==> flow/design.v <==
module baud_rate_generator (
    input  wire clk,
    input  wire rst,
    output reg  baud_tick
);
    parameter BAUD_DIV = 16;
    reg [4:0] cnt;
    always @(posedge clk or posedge rst) begin
        if (rst) begin
            cnt <= 0;
            baud_tick <= 0;
        end else if (cnt == BAUD_DIV-1) begin
            cnt <= 0;
            baud_tick <= 1;
        end else begin
            cnt <= cnt + 1;
            baud_tick <= 0;
        end
    end
endmodule
module uart (
    input  wire clk,
    input  wire rst,
    input  wire tx_start,
    input  wire [7:0] tx_data,
    input  wire rx,
    output wire tx,
    output wire [7:0] rx_data,
    output wire rx_done
);
    wire baud_tick;
    baud_rate_generator BRG (
        .clk(clk),
        .rst(rst),
        .baud_tick(baud_tick)
    );
    uart_tx TX (
        .clk(clk),
        .rst(rst),
        .baud_tick(baud_tick),
        .tx_start(tx_start),
        .tx_data(tx_data),
        .tx(tx)
    );
    uart_rx RX (
        .clk(clk),
        .rst(rst),
        .baud_tick(baud_tick),
        .rx(rx),
        .rx_data(rx_data),
        .rx_done(rx_done)
    );
endmodule
module uart_rx (
    input  wire clk,
    input  wire rst,
    input  wire baud_tick,
    input  wire rx,
    output reg  [7:0] rx_data,
    output reg  rx_done
);
    reg [3:0] bit_cnt;
    reg [7:0] shift_reg;
    reg busy;
    reg start_seen;
    always @(posedge clk or posedge rst) begin
        if (rst) begin
            bit_cnt <= 0;
            shift_reg <= 0;
            rx_data <= 0;
            rx_done <= 0;
            busy <= 0;
            start_seen <= 0;
        end else begin
            rx_done <= 0;
            if (!busy && rx == 0) begin
                busy <= 1;
                bit_cnt <= 0;
                start_seen <= 1;    
            end
            else if (busy && baud_tick) begin
                if (start_seen) begin
                    start_seen <= 0;
                end else begin
                    shift_reg <= {rx, shift_reg[7:1]};
                    bit_cnt <= bit_cnt + 1;
                    if (bit_cnt == 7) begin
                        rx_data <= shift_reg;
                        rx_done <= 1;
                        busy <= 0;
                    end
                end
            end
        end
    end
endmodule
module uart_tx (
    input  wire clk,
    input  wire rst,
    input  wire baud_tick,
    input  wire tx_start,
    input  wire [7:0] tx_data,
    output reg  tx
);
    reg [3:0] bit_cnt;
    reg [9:0] shift_reg;
    reg busy;
    always @(posedge clk or posedge rst) begin
        if (rst) begin
            tx <= 1'b1;           
            busy <= 0;
            bit_cnt <= 0;
        end else begin
            if (tx_start && !busy) begin
                shift_reg <= {1'b1, tx_data, 1'b0};
                busy <= 1;
                bit_cnt <= 0;
            end else if (busy && baud_tick) begin
                tx <= shift_reg[0];
                shift_reg <= shift_reg >> 1;
                bit_cnt <= bit_cnt + 1;
                if (bit_cnt == 9) begin
                    busy <= 0;
                    tx <= 1'b1;
                end
            end
        end
    end
endmodule
From RTL to reports: uart
What the tools print for uart, step after step.
Lines are those of the file above, counted from 1.
Library cell names are shortened.
{ "inputs": {"top_module": "uart", "clock": "clk", "library": "sky130hd", "lib_corner": "tt_025C_1v80"} }

Elaborated design
Yosys after proc, flatten, opt, wreduce and memory -nomap, before mapping. Memory bits, and registers merged into a memory's read port (data or address), are not among the register bits. Print and check cells are not counted. Equal cells are merged and count once.
{ "op_classes": {"add_sub_neg": 3, "equal": 4, "muxes": 23, "n_logic": 5, "reduce_and_logical": 17} }
{ "op_table": {"columns": ["cell", "n"], "rows": [
  ["4-bit 2-to-1 mux", 5],
  ["1-bit 2-to-1 mux", 15],
  ["10-bit 2-to-1 mux", 1],
  ["9-bit 2-to-1 mux", 1],
  ["2-bit AND reduction", 4],
  ["2-bit nonzero test", 4],
  ["4-bit by 1-bit adder with 4-bit output (second input constant)", 2],
  ["3-bit AND reduction", 2],
  ["1-bit NOT", 5],
  ["5-bit by 1-bit adder with 5-bit output (second input constant)", 1],
  ["5-bit by 4-bit == test with 1-bit output (second input constant)", 1],
  ["5-bit 2-to-1 mux", 1],
  ["1-bit logical AND", 4],
  ["4-bit by 3-bit == test with 1-bit output (second input constant)", 1],
  ["4-bit == test (second input constant)", 1],
  ["4-bit AND reduction", 1],
  ["1-bit zero test", 2],
  ["2-bit != test (second input constant)", 1]
]} }
{ "bits": {"regBits": 45, "inputBits": 12, "output_inout_bits": 10, "wordCells": 65} }

Depth
Depth = most cells in a row (Yosys ltp): at word level without a register or memory, in the mapped netlist without a sequential cell, where the memories' decode and read muxes count.
{ "depth": {"ltp_word": 5, "ABC_AREA": 0, "depth_mapped": 4, "ltp_nobuf": 4} }

Mapped cells and area
Source: synth_stat.txt of the flow (Yosys; design flattened, memories mapped). It holds for the ABC_AREA given above (unset counts as 0); a run with the other value may have another netlist.
{ "by_type": {"columns": ["type", "n", "type_area_um2"], "rows": [
  ["dfrtp_1", 34, 850.816],
  ["edfxtp_1", 10, 300.288],
  ["mux2_2", 16, 180.173],
  ["nand2_1", 28, 105.101],
  ["ha_1", 4, 50.048],
  ["nand3_1", 7, 35.034],
  ["o21ai_0", 7, 35.034],
  ["dfstp_2", 1, 26.275],
  ["inv_1", 6, 22.522],
  ["nand3b_4", 1, 20.019],
  ["xor2_1", 2, 17.517],
  ["nor3_4", 1, 16.266],
  ["a21o_1", 2, 15.014],
  ["nand3b_1", 2, 15.014],
  ["nor2_1", 4, 15.014],
  ["o31ai_1", 2, 15.014],
  ["and2_1", 2, 12.512],
  ["a21oi_1", 2, 10.01]
]} }
Not listed: further types 10, cells in them 11.
{ "synth_totals": {"mapped_cells": 142, "yosys_area_um2": 1815.5, "sequential_area_um2": 1177.4, "ff_cells": 45, "n_buf": 2} }
The figures by module come from a second, unflattened synthesis with its own total; it is not the netlist above.
{ "unflattened": {"hier_cells": 146, "area_unflattened_um2": 1875.5} }
Rows give one instance, submodules left out.
{ "modules": {"columns": ["mod", "n_inst", "n_cells", "mod_area_um2", "mod_seq_area_um2"], "rows": [
  ["uart_rx", 1, 62, 919.6, 575.6],
  ["uart_tx", 1, 65, 718.2, 451.7],
  ["baud_rate_generator", 1, 19, 237.7, 150.1],
  ["uart", 1, 0, 0.0, 0.0]
]} }

Path before layout
Source: OpenSTA report_checks on the synthesized netlist (no wires, ideal clock, input and output delay 20% of the period each), path of least setup slack; recovery checks are left aside. Register names are those of the netlist, which keeps one name where synthesis merged equal registers.
{ "synth_path": {"path_kind": "reg-to-reg", "startpoint": "register TX.busy", "endpoint": "register TX.shift_reg[0]", "clock_period_ns": 2.44, "setup_time_ns": 0.380, "t_first_pin_ns": 0.000, "arrival_time_ns": 1.396, "required_ns": 2.060, "setup_slack_ns": 0.664, "delay_ns": 1.776, "path_stages": 4, "path_buffers": 1, "synth_period_reached_ns": 1.776} }
"delay_ns" = arrival - input delay + setup time.
"path_stages" counts driving pins, that of a launching flip-flop among them; a cell with two outputs on the path counts twice.
"synth_period_reached_ns" = period - worst setup slack (recovery checks aside). The figure is calculated, with input and output delays left at 20% of the set period.
Between the ends stands the longest chain of elaborated cells between them, by number of cells; it is not shown to be the way that was timed. Of several equally long chains one is given.
A line is the first line of the expression or statement that the cell stems from. Yosys adds cells for indexed reads and writes and turns some case tables into memories.
At most two assigning lines are given for a register; there are more.
Only ways into the end's enable, where the timed path ends, are counted here.
{ "synth_via": {"cell_sequence": "dfrtp_1 -> nand2b_1 -> clkbuf_1 -> a21oi_1", "elab_chain_len": 4, "cone_cells": 5, "cone_lines": 2, "classes_between": "5 x reduce/logical"} }
{ "synth_rtl": {"columns": ["element", "line_no", "rtl"], "rows": [
  ["start: declaration", 107, "reg busy;"],
  ["start: assignment", 111, "busy <= 0;"],
  ["start: assignment", 116, "busy <= 1;"],
  ["1-bit zero test", 114, "if (tx_start && !busy) begin"],
  ["1-bit logical AND", 114, null],
  ["2-bit nonzero test", null, null],
  ["2-bit AND reduction", null, null],
  ["end: assignment", 115, "shift_reg <= {1'b1, tx_data, 1'b0};"],
  ["end: assignment", 120, "shift_reg <= shift_reg >> 1;"],
  ["end: declaration", 106, "reg [9:0] shift_reg;"]
]} }

Ticket comment

module uart, platform sky130hd, 2 stored runs of the flow under differing settings, order arbitrary. Input and output delays are each 20% of the period that was set; the output load is 0.01 pF.
[
  {
    "run": "run A",
    "settings": { "period_ns": 1.9, "CORE_UTILIZATION": 56, "PLACE_DENSITY": 0.89, "CORE_MARGIN": 8, "CELL_PAD_IN_SITES_GLOBAL_PLACEMENT": 3, "GPL_ROUTABILITY_DRIVEN": 1, "CAP_MARGIN": 30, "MAX_ROUTING_LAYER": "met5", "SLEW_MARGIN": 20 },
    "outcome": "not finished: placement ended with error GPL-0301"
  },
  {
    "run": "run B",
    "settings": { "period_ns": 1.33, "CORE_UTILIZATION": 64, "CELL_PAD_IN_SITES_DETAIL_PLACEMENT": 2, "ABC_AREA": 0, "GPL_TIMING_DRIVEN": 0, "CTS_CLUSTER_DIAMETER": 354, "SLEW_MARGIN": 40, "MIN_ROUTING_LAYER": "met1", "MAX_ROUTING_LAYER": "met5", "CAP_MARGIN": 20, "CORE_MARGIN": 2 },
    "outcome": "not finished: placement ended with error DPL-0033"
  }
]
